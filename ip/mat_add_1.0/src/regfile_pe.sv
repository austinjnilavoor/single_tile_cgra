==> flow/design.v <==
package fpu_defs;
   parameter C_CMD               = 4;
   parameter C_FPU_ADD_CMD       = 4'b0010;
   parameter C_FPU_SUB_CMD       = 4'b0011;
   parameter C_FPU_MUL_CMD       = 4'b0001;
   parameter C_RM           = 3;
   parameter C_RM_NEAREST   = 3'h0;
   parameter C_RM_TRUNC     = 3'h1;
   parameter C_RM_PLUSINF   = 3'h3;
   parameter C_RM_MINUSINF  = 3'h2;
   parameter C_RM_NEAREST_MAX = 3'h4;
   parameter C_PC           = 5;
   parameter C_OP           = 32;
   parameter C_MANT         = 23;
   parameter C_EXP          = 8;
   parameter C_EXP_PRENORM  = C_EXP+2;
   parameter C_MANT_PRENORM = C_MANT*2+2;
   parameter C_MANT_ADDIN   = C_MANT+4;
   parameter C_MANT_ADDOUT  = C_MANT+5;
   parameter C_MANT_SHIFTIN = C_MANT+3;
   parameter C_MANT_SHIFTED = C_MANT+4;
   parameter C_MANT_INT     = C_OP-1;
   parameter C_INF          = 32'h7fffffff;
   parameter C_MINF         = 32'h80000000;
   parameter C_EXP_SHIFT    = C_EXP_PRENORM;
   parameter C_SHIFT_BIAS   = 9'd127;
   parameter C_BIAS         = 10'd127;
   parameter C_UNKNOWN      = 8'd157;
   parameter C_PADMANT      = 16'b0;
   parameter C_EXP_ZERO     = 8'h00;
   parameter C_EXP_INF      = 8'hff;
   parameter C_MANT_ZERO    = 24'h0;
   parameter C_MANT_NoHB_ZERO   = 23'h0;
   parameter C_MANT_PRENORM_IND = 6;
   parameter F_QNAN         =32'h7FC00000;
   parameter C_FFLAG         = 5;
endpackage : fpu_defs
package fpu_defs;
   parameter C_CMD               = 4;
   parameter C_FPU_ADD_CMD       = 4'b0010;
   parameter C_FPU_SUB_CMD       = 4'b0011;
   parameter C_FPU_MUL_CMD       = 4'b0001;
   parameter C_RM           = 3;
   parameter C_RM_NEAREST   = 3'h0;
   parameter C_RM_TRUNC     = 3'h1;
   parameter C_RM_PLUSINF   = 3'h3;
   parameter C_RM_MINUSINF  = 3'h2;
   parameter C_RM_NEAREST_MAX = 3'h4;
   parameter C_PC           = 5;
   parameter C_OP           = 32;
   parameter C_MANT         = 23;
   parameter C_EXP          = 8;
   parameter C_EXP_PRENORM  = C_EXP+2;
   parameter C_MANT_PRENORM = C_MANT*2+2;
   parameter C_MANT_ADDIN   = C_MANT+4;
   parameter C_MANT_ADDOUT  = C_MANT+5;
   parameter C_MANT_SHIFTIN = C_MANT+3;
   parameter C_MANT_SHIFTED = C_MANT+4;
   parameter C_MANT_INT     = C_OP-1;
   parameter C_INF          = 32'h7fffffff;
   parameter C_MINF         = 32'h80000000;
   parameter C_EXP_SHIFT    = C_EXP_PRENORM;
   parameter C_SHIFT_BIAS   = 9'd127;
   parameter C_BIAS         = 10'd127;
   parameter C_UNKNOWN      = 8'd157;
   parameter C_PADMANT      = 16'b0;
   parameter C_EXP_ZERO     = 8'h00;
   parameter C_EXP_INF      = 8'hff;
   parameter C_MANT_ZERO    = 24'h0;
   parameter C_MANT_NoHB_ZERO   = 23'h0;
   parameter C_MANT_PRENORM_IND = 6;
   parameter F_QNAN         =32'h7FC00000;
   parameter C_FFLAG         = 5;
endpackage : fpu_defs
package fpu_defs;
   parameter C_CMD               = 4;
   parameter C_FPU_ADD_CMD       = 4'b0010;
   parameter C_FPU_SUB_CMD       = 4'b0011;
   parameter C_FPU_MUL_CMD       = 4'b0001;
   parameter C_RM           = 3;
   parameter C_RM_NEAREST   = 3'h0;
   parameter C_RM_TRUNC     = 3'h1;
   parameter C_RM_PLUSINF   = 3'h3;
   parameter C_RM_MINUSINF  = 3'h2;
   parameter C_RM_NEAREST_MAX = 3'h4;
   parameter C_PC           = 5;
   parameter C_OP           = 32;
   parameter C_MANT         = 23;
   parameter C_EXP          = 8;
   parameter C_EXP_PRENORM  = C_EXP+2;
   parameter C_MANT_PRENORM = C_MANT*2+2;
   parameter C_MANT_ADDIN   = C_MANT+4;
   parameter C_MANT_ADDOUT  = C_MANT+5;
   parameter C_MANT_SHIFTIN = C_MANT+3;
   parameter C_MANT_SHIFTED = C_MANT+4;
   parameter C_MANT_INT     = C_OP-1;
   parameter C_INF          = 32'h7fffffff;
   parameter C_MINF         = 32'h80000000;
   parameter C_EXP_SHIFT    = C_EXP_PRENORM;
   parameter C_SHIFT_BIAS   = 9'd127;
   parameter C_BIAS         = 10'd127;
   parameter C_UNKNOWN      = 8'd157;
   parameter C_PADMANT      = 16'b0;
   parameter C_EXP_ZERO     = 8'h00;
   parameter C_EXP_INF      = 8'hff;
   parameter C_MANT_ZERO    = 24'h0;
   parameter C_MANT_NoHB_ZERO   = 23'h0;
   parameter C_MANT_PRENORM_IND = 6;
   parameter F_QNAN         =32'h7FC00000;
   parameter C_FFLAG         = 5;
endpackage : fpu_defs
module regfile_pe #(parameter AWIDTH = 3, parameter DWIDTH = 32)
 (
  input logic 	               Clk, Reset, Read_En0, Read_En1, Write_En,
  input logic   [AWIDTH-1:0]   Read_Addr0, Read_Addr1, Write_Addr,
  output logic  [DWIDTH-1:0]   Read_Data0, Read_Data1, 
  input logic   [DWIDTH-1:0]   Write_Data
  );
 localparam Num_Regs = 2**AWIDTH;
 logic [Num_Regs-1:0][DWIDTH-1:0]   MemContent;
 logic [DWIDTH-1:0] 		            Read_Data0_reg;
 logic [DWIDTH-1:0] 		            Read_Data1_reg;
 logic 			                        Write_En_Reg;
 logic [AWIDTH-1:0] 		            Write_Addr_Reg;
 integer 			    i;
 always_comb
 begin
   Read_Data0 <=  MemContent[Read_Addr0];
   Read_Data1 <=  MemContent[Read_Addr1];
 end
 always_ff @(posedge Clk or negedge Reset)
 begin
   if(Reset == 1'b0) begin
    for(i=0; i<Num_Regs; i++) begin
     MemContent[i] <= '0;
   end
 end else if(Write_En == 1'b1) begin
  MemContent[Write_Addr] <= Write_Data;
end
end
endmodule
== Tool chain data of regfile_pe ==
The steps from the RTL of regfile_pe to its reports follow in flow order.
Lines are those of the file above, counted from 1.
Cell names lack the library's common part.
Not given: -

* Top: regfile_pe
* Clock port: Clk
* Standard-cell library: sky130hd
* Library corner: tt_025C_1v80

== Word-level counts ==
Source: Yosys, flattened and elaborated, memories not mapped. Widths are those after wreduce; folded enables and synchronous resets count as part of the registers. Registers that Yosys merges into a memory's read port (data or address) are not register bits. Print and check cells do not count. Equal cells are merged and count once.

* $add $sub $neg: 1
* Bitwise gates (word level): 3
* Shift operators: 4

{| class="wikitable"
|+ Operators by type and width
! operator !! count
|-
| variable part select 256 x 9 -> 32 bit || 2
|-
| bitwise AND 256 bit || 1
|-
| OR 256 bit || 1
|-
| NOT 256 bit || 1
|-
| variable shift 32 x 33 -> 256 bit || 1
|-
| variable shift 32 x 33 -> 256 bit (first input constant) || 1
|-
| negation 8 -> 33 bit || 1
|}

* Output and inout port bits: 64
* Flip-flop bits (word level): 256
* Word-level cells: 9
* Input bits: 46

== Longest topological paths ==
Yosys ltp: most cells in a row. Word level: on the elaborated netlist, between registers, memories and ports. Mapped: between sequential cells and ports; inverters and the memories' decode and read muxes count.

* Word-level depth: 5
* ABC_AREA: 0
* Gate-level depth with buffers: 11
* Depth with buffers taken out: 8

== Netlist ==
Yosys stat after the flow's synthesis: flattened, memories mapped to cells. It holds for the ABC_AREA given above (unset counts as 0); a run with the other value may have another netlist.

{| class="wikitable"
|+ Cell types
! cell !! count !! area in all (µm²)
|-
| dfrtp_1 || 256 || 6.41E+03
|-
| mux4_2 || 128 || 2.88E+03
|-
| a22o_1 || 128 || 1.12E+03
|-
| mux2_2 || 93 || 1.05E+03
|-
| a32o_1 || 96 || 960.922
|-
| clkbuf_1 || 83 || 311.549
|-
| nor2b_1 || 34 || 212.704
|-
| buf_2 || 42 || 210.202
|-
| ha_1 || 4 || 50.048
|-
| nor3_1 || 5 || 25.024
|-
| mux2_1 || 2 || 22.522
|-
| inv_1 || 5 || 18.768
|-
| nor3_4 || 1 || 16.266
|-
| buf_1 || 4 || 15.014
|-
| nand2_1 || 4 || 15.014
|-
| nand3_1 || 3 || 15.014
|-
| nand4b_2 || 1 || 15.014
|-
| and3_1 || 2 || 12.512
|}

Not listed: further types 8, cells in them 10.

* Cell count: 901
* Flip-flop cells: 256
* Chip area (Yosys): 13425.4 µm²
* Buffer cells: 129
* Sequential part of the area: 6406.1 µm²

== Timing after synthesis ==
Path of least setup slack by OpenSTA after synthesis, without wires, with an ideal clock, recovery checks aside; 20% of the period is set as input and as output delay. Where synthesis merged equal registers, the netlist keeps one of their names.

* Path kind: input -> output
* From: input Read_Addr0[0]
* To: output Read_Data0[0]
* Slack: 0.495 ns
* Time at the first pin: 0.606 ns
* Output delay: 0.606 ns
* Data required time: 2.424 ns
* Path delay: 1.323 ns
* Arrival: 1.929 ns
* External input delay: 0.606 ns
* Clock period: 3.03 ns
* Stages on the path: 4
* Buffers on the path: 2
* Synthesis period reached: 2.535 ns

"path delay" = arrival - input delay + setup time.
At an output port there is no setup time.
"stages on the path" counts driving pins, that of a launching flip-flop among them; a cell with two outputs on the path counts twice.
"synthesis period reached" is the clock period less the worst setup slack; recovery checks do not enter. This is arithmetic on one report: input and output delays are still those of the set period (20% each).
The rows between start and end are the longest chain of elaborated cells between them; the timing report does not say that the signal goes this way. Where chains are equally long, one stands for them.
A line is the first line of the expression or statement that the cell stems from. Yosys adds cells for indexed reads and writes and turns some case tables into memories.

* Cell sequence: buf_2 > buf_2 > mux4_2 > mux2_2
* Cells in the longest elaborated chain: 1
* Elaborated cells on any way between the ends: 1
* RTL lines with such cells: 1
* Classes of those cells: 1 x shift

{| class="wikitable"
|+ Ends and longest elaborated chain, post-synthesis
! element !! line !! text
|-
| from (decl) || 115 || <nowiki>input logic   [AWIDTH-1:0]   Read_Addr0, Read_Addr1, Write_Addr,</nowiki>
|-
| variable part select 256 x 9 -> 32 bit || 128 || <nowiki>Read_Data0 <=  MemContent[Read_Addr0];</nowiki>
|-
| to (decl) || 116 || <nowiki>output logic  [DWIDTH-1:0]   Read_Data0, Read_Data1,</nowiki>
|}

== Worst path after layout ==
Path of least setup slack in the final report of entry A (OpenROAD, finished layout, wires in). Where an end is a register, its clock arrival counts in the times.

* Path kind: input -> output
* From: input Read_Addr0[0]
* To: output Read_Data0[13]
* Clock period: 3.35 ns
* External input delay: 0.67 ns
* Stages on the path: 5
* Slack: 0.16 ns
* Data required time: 2.68 ns
* Output delay: 0.67 ns
* Time at the first pin: 0.67 ns
* Buffers on the path: 3
* Arrival: 2.52 ns

The rows between start and end are the longest chain of elaborated cells between them; the timing report does not say that the signal goes this way. Where chains are equally long, one stands for them.

* Cell sequence: buf_4 > buf_12 > mux4_2 > mux2_2 > clkdlybuf4s50_1
* Cells in the longest elaborated chain: 1
* Elaborated cells on any way between the ends: 1
* RTL lines with such cells: 1
* Classes of those cells: 1 x shift

{| class="wikitable"
|+ Ends and longest elaborated chain, post-layout
! element !! line !! text
|-
| from (decl) || 115 || <nowiki>input logic   [AWIDTH-1:0]   Read_Addr0, Read_Addr1, Write_Addr,</nowiki>
|-
| variable part select 256 x 9 -> 32 bit || 128 || <nowiki>Read_Data0 <=  MemContent[Read_Addr0];</nowiki>
|-
| to (decl) || 116 || <nowiki>output logic  [DWIDTH-1:0]   Read_Data0, Read_Data1,</nowiki>
|}

Measured results for regfile_pe: 2 stored runs of the Yosys and OpenROAD flow on sky130hd. The settings differ; the order carries no meaning. The constraints put input and output delay at 20% of the set period each and load the outputs with 0.01 pF.
"period achieved": clock period set for the run, less the worst setup slack. It is reckoned from that one timing run; input and output delays stay at 20% of the period that was set.
"total power after layout" rests on the timing tool's default activity at the inputs, not on a simulated workload.

=== Entry A ===
{| class="wikitable"
! Setting !! Value
|-
| period_ns || 3.35
|-
| CORE_UTILIZATION || 16
|-
| PLACE_DENSITY_LB_ADDON || 0.21
|-
| CORE_ASPECT_RATIO || 0.61
|-
| GPL_ROUTABILITY_DRIVEN || 0
|-
| CTS_CLUSTER_DIAMETER || 276
|-
| SLEW_MARGIN || 40
|-
| CAP_MARGIN || 20
|-
| CORE_MARGIN || 2
|-
! Result !! Value
|-
| Utilization after routing || 21.3%
|-
| Standard-cell area after routing || 17601.9 µm²
|-
| Total power after layout || 0.011522 W
|-
| Period achieved || 3.191 ns
|-
| Chip area after synthesis (Yosys) || 13425.4 µm²
|-
| Die size || 86313.5 µm²
|-
| Worst slack on setup checks || 0.159 ns
|}

=== Entry B ===
{| class="wikitable"
! Setting !! Value
|-
| period_ns || 1.55
|-
| CORE_UTILIZATION || 39
|-
| CORE_ASPECT_RATIO || 1.03
|-
| CELL_PAD_IN_SITES_GLOBAL_PLACEMENT || 1
|-
| CELL_PAD_IN_SITES_DETAIL_PLACEMENT || 0
|-
| GPL_TIMING_DRIVEN || 1
|-
| MAX_ROUTING_LAYER || met5
|-
| CAP_MARGIN || 20
|-
| CORE_MARGIN || 2
|-
| SLEW_MARGIN || 20
|-
! Result !! Value
|-
| Worst slack on setup checks || -0.656 ns
|-
| Utilization after routing || 54.6%
|-
| Standard-cell area after routing || 18408.9 µm²
|-
| Chip area after synthesis (Yosys) || 13425.4 µm²
|-
| Period achieved || 2.206 ns
|-
| Die size || 35924.5 µm²
|-
| Total power after layout || 0.026456 W
|}
